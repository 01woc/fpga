==> flow/design.v <==
module fir (
    input clk,
    input reset,
    input signed [23:0] data_in,
    output reg signed [23:0] data_out
);
    parameter TAP_NUM = 15;
    reg signed [23:0] buffer [0:TAP_NUM-1];
    reg signed [39:0] acc [0:TAP_NUM-1];
    wire signed [15:0] taps [0:TAP_NUM-1];
    reg [3:0] buff_cnt;
    reg enable_fir;
    assign taps[0]  = 16'hFC9C;  
    assign taps[1]  = 16'h0000;
    assign taps[2]  = 16'h05A5;  
    assign taps[3]  = 16'h0000;
    assign taps[4]  = 16'hF40C;  
    assign taps[5]  = 16'h0000;
    assign taps[6]  = 16'h282D;  
    assign taps[7]  = 16'h4000;  
    assign taps[8]  = 16'h282D;
    assign taps[9]  = 16'h0000;
    assign taps[10] = 16'hF40C;
    assign taps[11] = 16'h0000;
    assign taps[12] = 16'h05A5;
    assign taps[13] = 16'h0000;
    assign taps[14] = 16'hFC9C;
    integer i;
    reg signed [39:0] sum;  
    always @(posedge clk or posedge reset) begin
        if (reset) begin
            buff_cnt <= 4'd0;
            enable_fir <= 1'b0;
        end else begin
            buff_cnt <= (buff_cnt == TAP_NUM-1) ? 4'd0 : buff_cnt + 1;
            enable_fir <= (buff_cnt == TAP_NUM-1);
        end
    end
    always @(posedge clk) begin
        if (reset) begin
            for (i = 0; i < TAP_NUM; i = i + 1)
                buffer[i] <= 24'd0;
        end else begin
            buffer[0] <= data_in;
            for (i = 1; i < TAP_NUM; i = i + 1)
                buffer[i] <= buffer[i-1];
        end
    end
    always @(posedge clk) begin
        if (reset) begin
            for (i = 0; i < TAP_NUM; i = i + 1)
                acc[i] <= 40'd0;
        end else if (enable_fir) begin
            for (i = 0; i < TAP_NUM; i = i + 1)
                acc[i] <= buffer[i] * taps[i];
        end
    end
    always @(posedge clk) begin
        if (reset) begin
            data_out <= 24'd0;
        end else if (enable_fir) begin
            sum = 40'd0;   
            for (i = 0; i < TAP_NUM; i = i + 1)
                sum = sum + acc[i];   
            data_out <= sum >>> 16;   
        end
    end
endmodule
* Tool chain data of fir *
Tool output for the design above, in the order of the flow.
Line numbers count from 1 in the design file above.
Not given: --

design
  design top = fir
  clock port = clk
  standard-cell library = sky130hd
  corner = tt_025C_1v80

* After elaboration *
Yosys after proc, flatten, opt, wreduce and memory -nomap, before mapping. Enables and synchronous resets that opt folds into registers are not counted as muxes. Print and check cells are not counted. Equal cells are merged and count once.

word-level totals
  register bits = 725
  latch bits = 0
  bits in writable memories = 0
  memory bits (read-only) = 0
  clocked read ports x word width = 0
  memory cells = 0
  input port bits = 26
  output and inout port bits = 24
  word-level cells = 46

operators by class
  add/sub/neg operators = 9
  multipliers = 8
  div/mod/pow operators = 0
  order comparisons = 0
  equality and inequality tests = 1
  shift operators = 0
  multiplexer cells = 1
  bitwise gates (word level) = 0
  reduce/logical cells = 0

operators by type and width
  operator                                              count
  multiplier 24 x 15 -> 39 bit (second input constant)  2
  multiplier 24 x 12 -> 36 bit (second input constant)  2
  multiplier 24 x 11 -> 35 bit (second input constant)  2
  multiplier 24 x 9 -> 33 bit (second input constant)   2
  adder 40 bit                                          7
  adder 40 x 38 -> 40 bit                               1
  adder 4 x 1 -> 4 bit (second input constant)          1
  equality test 4 bit (second input constant)           1
  2-to-1 mux 4 bit                                      1

* Depth *
Yosys ltp: most cells in a row. Word level: on the elaborated netlist, between registers, memories and ports. Mapped: between sequential cells and ports; inverters and the memories' decode and read muxes count.

depth
  depth after elaboration = 8
  ABC_AREA = 0
  gate-level depth with buffers = 23
  depth with buffers taken out = 23

* After synthesis *
The flow's flattened synthesis, as Yosys stat reports it; memories are mapped. The netlist is that of the ABC_AREA named above (0 if unset); the other value can give another one.
The area totals of this step are shown rounded.

cells by type
  cell type                  count
  sky130_fd_sc_hd__fa_1      823
  sky130_fd_sc_hd__ha_1      1136
  sky130_fd_sc_hd__dfxtp_1   694
  sky130_fd_sc_hd__inv_1     1553
  sky130_fd_sc_hd__nor2b_1   302
  sky130_fd_sc_hd__mux2i_1   164
  sky130_fd_sc_hd__nor2_1    438
  sky130_fd_sc_hd__xnor2_1   146
  sky130_fd_sc_hd__a21o_1    148
  sky130_fd_sc_hd__o21ai_0   218
  sky130_fd_sc_hd__a21oi_1   216
  sky130_fd_sc_hd__nand2_1   222
  sky130_fd_sc_hd__xor2_1    93
  sky130_fd_sc_hd__clkbuf_1  115
  sky130_fd_sc_hd__a211oi_1  50
  sky130_fd_sc_hd__o21bai_1  27
  sky130_fd_sc_hd__a31oi_1   32
  sky130_fd_sc_hd__nand2b_1  32

Not listed: further types 72, cells in them 409.

mapped netlist
  cells in the netlist = 6818
  cell area after synthesis = 66300 µm²
  flip-flops = 699
  buffers = 133

* Worst setup path after synthesis *
Source: OpenSTA report_checks on the synthesized netlist (no wires, ideal clock, input and output delay 20% of the period each), path of least setup slack; recovery checks are left aside. Register names are those of the netlist, which keeps one name where synthesis merged equal registers.

path post-synthesis
  path kind = register to register
  from = register buffer[6][14]
  to = register acc[6][38]
  period = 6.3 ns
  launch time at the first pin = 0.000 ns
  data arrival time = 5.435 ns
  setup slack = 0.744 ns
  path delay = 5.557 ns
  stages on the path = 24
  synthesis period reached = 5.556 ns

"path delay" is the arrival time less input delay plus setup time.
"stages on the path" counts driving pins, that of a launching flip-flop among them; a cell with two outputs on the path counts twice.
"synthesis period reached" = period - worst setup slack (recovery checks aside). The figure is calculated, with input and output delays left at 20% of the set period.
Between the ends stands the longest chain of elaborated cells between them, by number of cells; it is not shown to be the way that was timed. Of several equally long chains one is given.
A line is the first line of the expression or statement that the cell stems from. Yosys adds cells for indexed reads and writes and turns some case tables into memories.

on the way, post-synthesis
  path through = sky130_fd_sc_hd__dfxtp_1 sky130_fd_sc_hd__ha_1 sky130_fd_sc_hd__inv_1 sky130_fd_sc_hd__fa_1 sky130_fd_sc_hd__inv_1 sky130_fd_sc_hd__ha_1 sky130_fd_sc_hd__inv_1 sky130_fd_sc_hd__fa_1 sky130_fd_sc_hd__inv_1 sky130_fd_sc_hd__fa_1 sky130_fd_sc_hd__inv_1 sky130_fd_sc_hd__fa_1 sky130_fd_sc_hd__inv_1 sky130_fd_sc_hd__ha_1 sky130_fd_sc_hd__a21oi_1 sky130_fd_sc_hd__o21ai_0 sky130_fd_sc_hd__a2111o_1 sky130_fd_sc_hd__a31oi_1 sky130_fd_sc_hd__o41ai_2 sky130_fd_sc_hd__a221oi_2 sky130_fd_sc_hd__o21ai_1 sky130_fd_sc_hd__a221oi_1 sky130_fd_sc_hd__nand4b_1 sky130_fd_sc_hd__o311a_1
  length of the longest elaborated chain = 1

ends and longest elaborated chain, post-synthesis
  element                       line  RTL
  start, declared               8     reg signed [23:0] buffer [0:TAP_NUM-1];
  start, assigned               42    buffer[i] <= 24'd0;
  start, assigned               46    buffer[i] <= buffer[i-1];
  multiplier 24 x 15 -> 39 bit  55    acc[i] <= buffer[i] * taps[i];
  end, assigned                 52    acc[i] <= 40'd0;
  end, assigned                 55
  end, declared                 9     reg signed [39:0] acc [0:TAP_NUM-1];

* Path in the finished layout *
From the final timing report of run 2: the path of least setup slack in the routed layout; clock arrival at registers is part of the times.

path post-layout
  path kind = register to register
  from = register buffer[6][13]
  to = register acc[6][38]
  period = 6.03 ns
  launch time at the first pin = 0.71 ns
  data arrival time = 6.34 ns
  setup slack = 0.28 ns
  stages on the path = 22

Between the ends stands the longest chain of elaborated cells between them, by number of cells; it is not shown to be the way that was timed. Of several equally long chains one is given.

on the way, post-layout
  path through = sky130_fd_sc_hd__dfxtp_1 sky130_fd_sc_hd__ha_1 sky130_fd_sc_hd__inv_1 sky130_fd_sc_hd__fa_1 sky130_fd_sc_hd__inv_1 sky130_fd_sc_hd__ha_1 sky130_fd_sc_hd__fa_1 sky130_fd_sc_hd__fa_1 sky130_fd_sc_hd__inv_1 sky130_fd_sc_hd__fa_1 sky130_fd_sc_hd__inv_1 sky130_fd_sc_hd__ha_1 sky130_fd_sc_hd__a21oi_2 sky130_fd_sc_hd__o21ai_0 sky130_fd_sc_hd__a2111o_1 sky130_fd_sc_hd__a31oi_4 sky130_fd_sc_hd__o41ai_4 sky130_fd_sc_hd__a221oi_2 sky130_fd_sc_hd__o21ai_2 sky130_fd_sc_hd__a221oi_2 sky130_fd_sc_hd__nand4b_1 sky130_fd_sc_hd__o311a_1
  length of the longest elaborated chain = 1

ends and longest elaborated chain, post-layout
  element                       line  RTL
  start, declared               8     reg signed [23:0] buffer [0:TAP_NUM-1];
  start, assigned               42    buffer[i] <= 24'd0;
  start, assigned               46    buffer[i] <= buffer[i-1];
  multiplier 24 x 15 -> 39 bit  55    acc[i] <= buffer[i] * taps[i];
  end, assigned                 52    acc[i] <= 40'd0;
  end, assigned                 55
  end, declared                 9     reg signed [39:0] acc [0:TAP_NUM-1];

Stored flow runs of fir (2 of them; Yosys, OpenROAD, sky130hd). They differ in their settings and are not a sequence. Constraints: input delay and output delay 20% of the set period each, output load 0.01 pF.
By "achieved clock period" is meant the clock period of the run minus its worst setup slack. This is arithmetic on one report: input and output delays are still those of the set period (20% each).
"worst setup path time" = time allowed to the worst setup path (clock period - input delay - output delay, where it has them) - its slack; a late launch clock adds to it, a late capture clock takes from it.
"power" is the tool's figure for a default switching activity; nothing was simulated.
Measured values are rounded.

Run 1
==> flow/run.sh <==
#!/bin/bash
# the make line also repeats the synthesis and layout settings of config.mk as NAME=value (left out here)
make -C /OpenROAD-flow-scripts/flow DESIGN_CONFIG=/design/flow/config.mk WORK_HOME=/design/flow/orfs CLKGATE_MAP_FILE= finish
==> flow/config.mk <==
export PLATFORM = sky130hd
export DESIGN_NAME = fir
export DESIGN_NICKNAME = fir
export VERILOG_FILES = /design/flow/design.v
export SDC_FILE = /design/flow/constraint.sdc
export NUM_CORES = 4
export LEC_CHECK = 0
export CAP_MARGIN = 15
export CELL_PAD_IN_SITES_DETAIL_PLACEMENT = 1
export CORE_MARGIN = 2
export CORE_UTILIZATION = 59
export CTS_CLUSTER_SIZE = 22
export GPL_ROUTABILITY_DRIVEN = 1
export MIN_ROUTING_LAYER = met2
export PLACE_DENSITY_LB_ADDON = 0.03
export SETUP_SLACK_MARGIN = 1.07
export SLEW_MARGIN = 20
==> flow/constraint.sdc <==
create_clock -name core_clock -period 4.35 [get_ports {clk}]
set_input_delay 0.8700 -clock core_clock [delete_from_list [all_inputs] [get_ports {clk}]]
set_output_delay 0.8700 -clock core_clock [all_outputs]
set_load 0.01 [all_outputs]

==> results of run 1 <==
did not finish, clock tree synthesis stopped with DPL-0033

Run 2
==> flow/run.sh <==
#!/bin/bash
# the make line also repeats the synthesis and layout settings of config.mk as NAME=value (left out here)
make -C /OpenROAD-flow-scripts/flow DESIGN_CONFIG=/design/flow/config.mk WORK_HOME=/design/flow/orfs CLKGATE_MAP_FILE= finish
==> flow/config.mk <==
export PLATFORM = sky130hd
export DESIGN_NAME = fir
export DESIGN_NICKNAME = fir
export VERILOG_FILES = /design/flow/design.v
export SDC_FILE = /design/flow/constraint.sdc
export NUM_CORES = 4
export LEC_CHECK = 0
export CAP_MARGIN = 20
export CORE_MARGIN = 2
export CORE_UTILIZATION = 53
export SLEW_MARGIN = 20
==> flow/constraint.sdc <==
create_clock -name core_clock -period 6.03 [get_ports {clk}]
set_input_delay 1.2060 -clock core_clock [delete_from_list [all_inputs] [get_ports {clk}]]
set_output_delay 1.2060 -clock core_clock [all_outputs]
set_load 0.01 [all_outputs]

==> results of run 2 <==
chip area after synthesis (Yosys): 66300 µm²
die area: 128000 µm²
standard-cell area of the final layout: 71900 µm²
utilization: 0.58
worst setup slack after layout: 0.281 ns
total negative slack: 0.000 ns
worst hold slack: 0.419 ns
power: 12.3 mW
achieved clock period: 5.749 ns
worst setup path time: 5.75 ns
worst setup path kind: register to register
